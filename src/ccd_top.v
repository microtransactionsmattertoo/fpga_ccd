==> flow/design.v <==
module ccd_top
    #(
         parameter MODE = 1'b0
     )
     (
         input clk,		 
         input rst_n,	 
         input start,	 
         input mode,		 
         input cp_mode,	 
         input cpu_irq,	 
         output reg SH,		 
         output reg PH1A1,	 
         output reg PH1A2,	 
         output reg PH2A1,	 
         output reg PH2A2,	 
         output reg CP,		 
         output reg RS,		 
         output reg PH1B,	 
         output reg PHC,		 
         output reg rd_irq,	 
		 output reg sample,  
		 output debug_o1,
		 output debug_o2
     );
	 assign debug_o1 = start;
	 assign debug_o2 = state[5];
    localparam SIZE = 7;
    localparam ELEMENT_COUNT = (MODE) ? 10776 : 5338;
    localparam
        IDLE = 			7'b001,
		CLK_PH_I =		7'b10,
        CLK_PH_1 = 		7'b100,
        CLK_PH_2 = 		7'b1000,
        SEND_INT = 		7'b10000,
        AWAIT_CPU = 	7'b100000,
		TOGGLE_SH = 	7'b1000000;
    reg [15:0] read_count = 16'd0;
    reg [15:0] counter	= 16'd0;
    reg [SIZE-1:0] state;
    reg [SIZE-1:0] next;
    always @(posedge clk)
        if	(!rst_n)	state <= IDLE;
        else			state <= next;
    always @(*) begin
        next = 'bx;
        case (state)
				IDLE :	if (!start)														next = TOGGLE_SH;
						else															next = IDLE;
				TOGGLE_SH:	if (counter >= 1)											next = CLK_PH_I;
							else														next = TOGGLE_SH;
				CLK_PH_I:																next = CLK_PH_2;
				CLK_PH_1:																next = CLK_PH_2;
				CLK_PH_2:																next = SEND_INT;
				SEND_INT:																next = AWAIT_CPU;
				AWAIT_CPU:	if (read_count >= ELEMENT_COUNT && !cpu_irq)					next = IDLE;
							else if (!cpu_irq)											next = CLK_PH_1;
							else														next = AWAIT_CPU;
				default:																next = 'bx;
        endcase
    end
	always @(posedge clk)
	 	if (!rst_n)	begin
			rd_irq <= 1'b0;
		end
		else begin
			case (next)
				IDLE:	begin
							SH <= 1'b0;
							RS <= 1'b0;
							CP <= 1'b0;
							{PH1A1, PH1A2, PH1B} <= {3{1'b1}};
							{PH2A1, PH2A2}	<= {2{1'b0}};
							PHC <= (mode) ? 1'b1 : 1'b0;
							rd_irq <= 1'b0;
							read_count <= 16'b0;
							counter <= 16'b0;
					end
				TOGGLE_SH:begin
							SH <= 1'b1;
							counter <= counter + 16'd1;
					end
				CLK_PH_I: begin
							SH <= 1'b0;
							RS <= 1'b1;
							CP <= 1'b1;
							{PH1A1, PH1A2, PH1B} <= {3{1'b1}};
							{PH2A1, PH2A2} <= {3{1'b0}};
							PHC <= 1'b1;
					end
				CLK_PH_1: begin
							rd_irq <= 1'b0;
							RS <= 1'b1;
							CP <= cp_mode;
							{PH1A1, PH1A2, PH1B} <= {3{1'b1}};
							{PH2A1, PH2A2} <= {3{1'b0}};
							PHC <= 1'b1;
					end
				CLK_PH_2: begin
						if (mode) begin
							RS <= 1'b0;
							CP <= 1'b0;
							{PH1A1, PH1A2, PH1B, PHC} <= {4{1'b0}};
							{PH2A1, PH2A2} <= {2{1'b1}};
						end
						else begin
							RS <= 1'b0;
							CP <= 1'b0;
							PHC <= 1'b0;
						end
					end
				SEND_INT: begin 
					rd_irq <= 1'b1;
					read_count <= read_count + 16'd1;
				end
				AWAIT_CPU: begin end
			endcase
		end
endmodule
Step by step through the tools: ccd_top
The steps from the RTL of ccd_top to its reports follow in flow order.
Line numbers count from 1 in the design file above.
Operators: Yosys type, input widths -> output width; for muxes data width and select width s.
Cell names lack the library's common part.
The mark -- stands for no value.

inputs
  top module = ccd_top
  clock input = clk
  cell library = sky130hd
  library corner = tt_025C_1v80

Elaborated design
Source: Yosys, flattened and elaborated, memories not mapped. Widths are those after wreduce. Registers that Yosys merges into a memory's read port (data or address) are not register bits. Print and check cells do not count. Equal cells are merged and count once.

word-level totals
  input port bits = 6
  word-level cells = 68
  flip-flop bits (word level) = 46
  output and inout bits = 13

operators by class
  reductions and logical operators = 23
  muxes and demuxes = 17
  $lt $le $gt $ge = 2
  equal/unequal tests = 14
  add/sub/neg operators = 2

operators with widths
  kind                   number
  $pmux 16 s2            2
  $pmux 7 s6             1
  $add 16x1->16 const B  2
  $ge 16x1->1 const B    1
  $ge 16x13->1 const B   1
  $eq 7x1->1 const B     2
  $eq 7x2->1 const B     2
  $eq 7x3->1 const B     2
  $eq 7x4->1 const B     2
  $eq 7x5->1 const B     2
  $eq 7x7->1 const B     2
  $mux 7                 2
  $reduce_and 2->1       6
  $reduce_bool 2->1      6
  $mux 6                 2
  $reduce_or 2->1        5
  $pmux 1 s2             5
  $eq 7x6->1 const B     1
  $reduce_bool 3->1      2
  $pmux 1 s3             2
  $reduce_and 3->1       1
  $reduce_or 3->1        1
  $mux 1                 3
  $ne 2x2->1 const B     1
  $logic_and 1x1->1      1
  $logic_not 1->1        1

Logic depth
Longest topological path by Yosys (ltp), each cell counted once; first at word level (registers and memories cut), then after technology mapping (sequential cells cut; the memories' decode and read muxes count).

depth
  word-level depth = 8
  ABC_AREA = 0
  gate-level depth with buffers = 8
  mapped depth without buffers = 7

After synthesis
Yosys stat after the flow's synthesis: flattened, memories mapped to cells. It holds for the ABC_AREA given above (unset counts as 0); a run with the other value may have another netlist.
The area totals of this step are shown rounded.

cells by type
  type      number
  edfxtp_1  38
  nor2_1    46
  dfxtp_1   8
  xor2_1    16
  xnor2_1   10
  ha_1      5
  nand3_1   12
  nand2_1   15
  buf_4     6
  o21ai_0   9
  and3_1    7
  and4_1    5
  nand4_1   5
  nor4_1    5
  or3_1     5
  a311oi_4  1
  a21oi_1   5
  nor3_1    5

Other cell types: 32; their cells: 50.

synthesis totals
  buffer cells = 14
  standard cells after synthesis = 253
  sequential part of the area = 1300 um2
  flip-flops = 46
  cell area after synthesis = 2600 um2

Worst setup path after synthesis
Source: OpenSTA report_checks on the synthesized netlist (no wires, ideal clock, input and output delay 20% of the period each), path of least setup slack; recovery checks are left aside. Register names are those of the netlist, which keeps one name where synthesis merged equal registers.

path after synthesis
  kind = register to register
  start = register read_count[0]
  end = register read_count[0]
  delay of the path = 2.265 ns
  path slack = 0.375 ns
  data required time = 2.267 ns
  library setup time = 0.373 ns
  clock period = 2.64 ns
  buffers on the path = 0
  launch time at the first pin = 0.000 ns
  arrival = 1.892 ns
  driving pins on the path = 8
  period reached after synthesis = 2.265 ns

"delay of the path" is the arrival time less input delay plus setup time.
"driving pins on the path": output pins that drive a net of the path, with the launching flip-flop's if there is one; two outputs of one cell count as two.
"period reached after synthesis" = period - worst setup slack (recovery checks aside). The figure is calculated, with input and output delays left at 20% of the set period.
The rows between start and end are the longest chain of elaborated cells between them; the timing report does not say that the signal goes this way. Where chains are equally long, one stands for them.
A line is the first line of the expression or statement that the cell stems from. Yosys adds cells for indexed reads and writes and turns some case tables into memories.
Only ways into the end's enable, where the timed path ends, are counted here.

between the ends, after synthesis
  cell sequence = edfxtp_1 inv_1 ha_1 o311ai_1 a2111oi_2 o21ba_2 o21bai_1 o21a_1
  length of the longest elaborated chain = 7
  elaborated cells on any way between the ends = 8
  classes of those cells = 1 x compare; 2 x eq/ne; 2 x mux; 3 x reduce/logical

RTL lines, path after synthesis
  what               RTL line  source
  start, declared    38        reg [15:0] read_count = 16'd0;
  start, assigned    76        read_count <= 16'b0;
  start, assigned    114       read_count <= read_count + 16'd1;
  $ge 16x13->1       56        AWAIT_CPU: if (read_count >= ELEMENT_COUNT && !cpu_irq) next = IDLE;
  $logic_and 1x1->1  56
  $mux 6             56
  $pmux 7 s6         47        case (state)
  $eq 7x5->1         67        case (next)
  $reduce_bool 2->1  --
  $reduce_and 2->1   --
  end, assigned      76
  end, assigned      114
  end, declared      38

Timing after layout
From the final timing report of flow run 1: the path of least setup slack in the routed layout; clock arrival at registers is part of the times.

path post-layout
  kind = input to output
  start = input port start
  end = output port debug_o1
  path slack = 0.11 ns
  buffers on the path = 3
  driving pins on the path = 3
  launch time at the first pin = 0.46 ns
  arrival = 1.74 ns
  external input delay = 0.46 ns
  clock period = 2.31 ns
  data required time = 1.85 ns

between the ends, post-layout
  cell sequence = clkdlybuf4s50_1 buf_4 clkdlybuf4s50_1
  length of the longest elaborated chain = 0
  elaborated cells on any way between the ends = 0

RTL lines, path post-layout
  what             RTL line  source
  start, declared  8         input start,
  end, declared    23        output debug_o1,

Appendix: measured runs

Record of 2 stored runs of the RTL-to-layout flow on ccd_top, platform sky130hd. The runs are unordered. Constraints: input delay and output delay 20% of the set period each, output load 0.01 pF.
"achieved clock period" = clock period - worst setup slack. The figure is calculated, with input and output delays left at 20% of the set period.
"critical path time": the worst setup path's part of the clock period (all of it between registers, 20% less for each end at a port) less its slack. A launch clock that arrives late makes it longer, a capture clock that arrives late makes it shorter.
"total power of the final layout" rests on the timing tool's default activity at the inputs, not on a simulated workload.
Values from the reports are rounded here.
Among the settings, -- means not set for that run.

setting or result                      flow run 1       flow run 2
period_ns                              2.31             1.93
CORE_UTILIZATION                       59               16
SETUP_SLACK_MARGIN                     0.11             -0.17
PLACE_DENSITY_LB_ADDON                 0.14             0.2
HOLD_SLACK_MARGIN                      0.19             0.04
TNS_END_PERCENT                        35               --
GPL_TIMING_DRIVEN                      0                --
GPL_ROUTABILITY_DRIVEN                 0                1
CTS_CLUSTER_DIAMETER                   176              --
CAP_MARGIN                             30               0
MIN_ROUTING_LAYER                      met2             --
MAX_ROUTING_LAYER                      met4             --
CORE_MARGIN                            2                2
SLEW_MARGIN                            20               40
CELL_PAD_IN_SITES_GLOBAL_PLACEMENT     --               2
ABC_AREA                               --               1
CTS_CLUSTER_SIZE                       --               92
area of the synthesized netlist (um2)  2600             2730
die footprint (um2)                    4950             18100
std-cell area (final layout) (um2)     3050             3580
utilization after routing (%)          71.1             21.5
smallest setup slack (ns)              0.111            0.056
total negative slack (ns)              0.000            0.000
worst hold slack (ns)                  0.478            0.512
total power of the final layout (mW)   1.65             2.35
achieved clock period (ns)             2.199            1.874
critical path time (ns)                1.27             1.10
type of the worst setup path           input to output  input to output
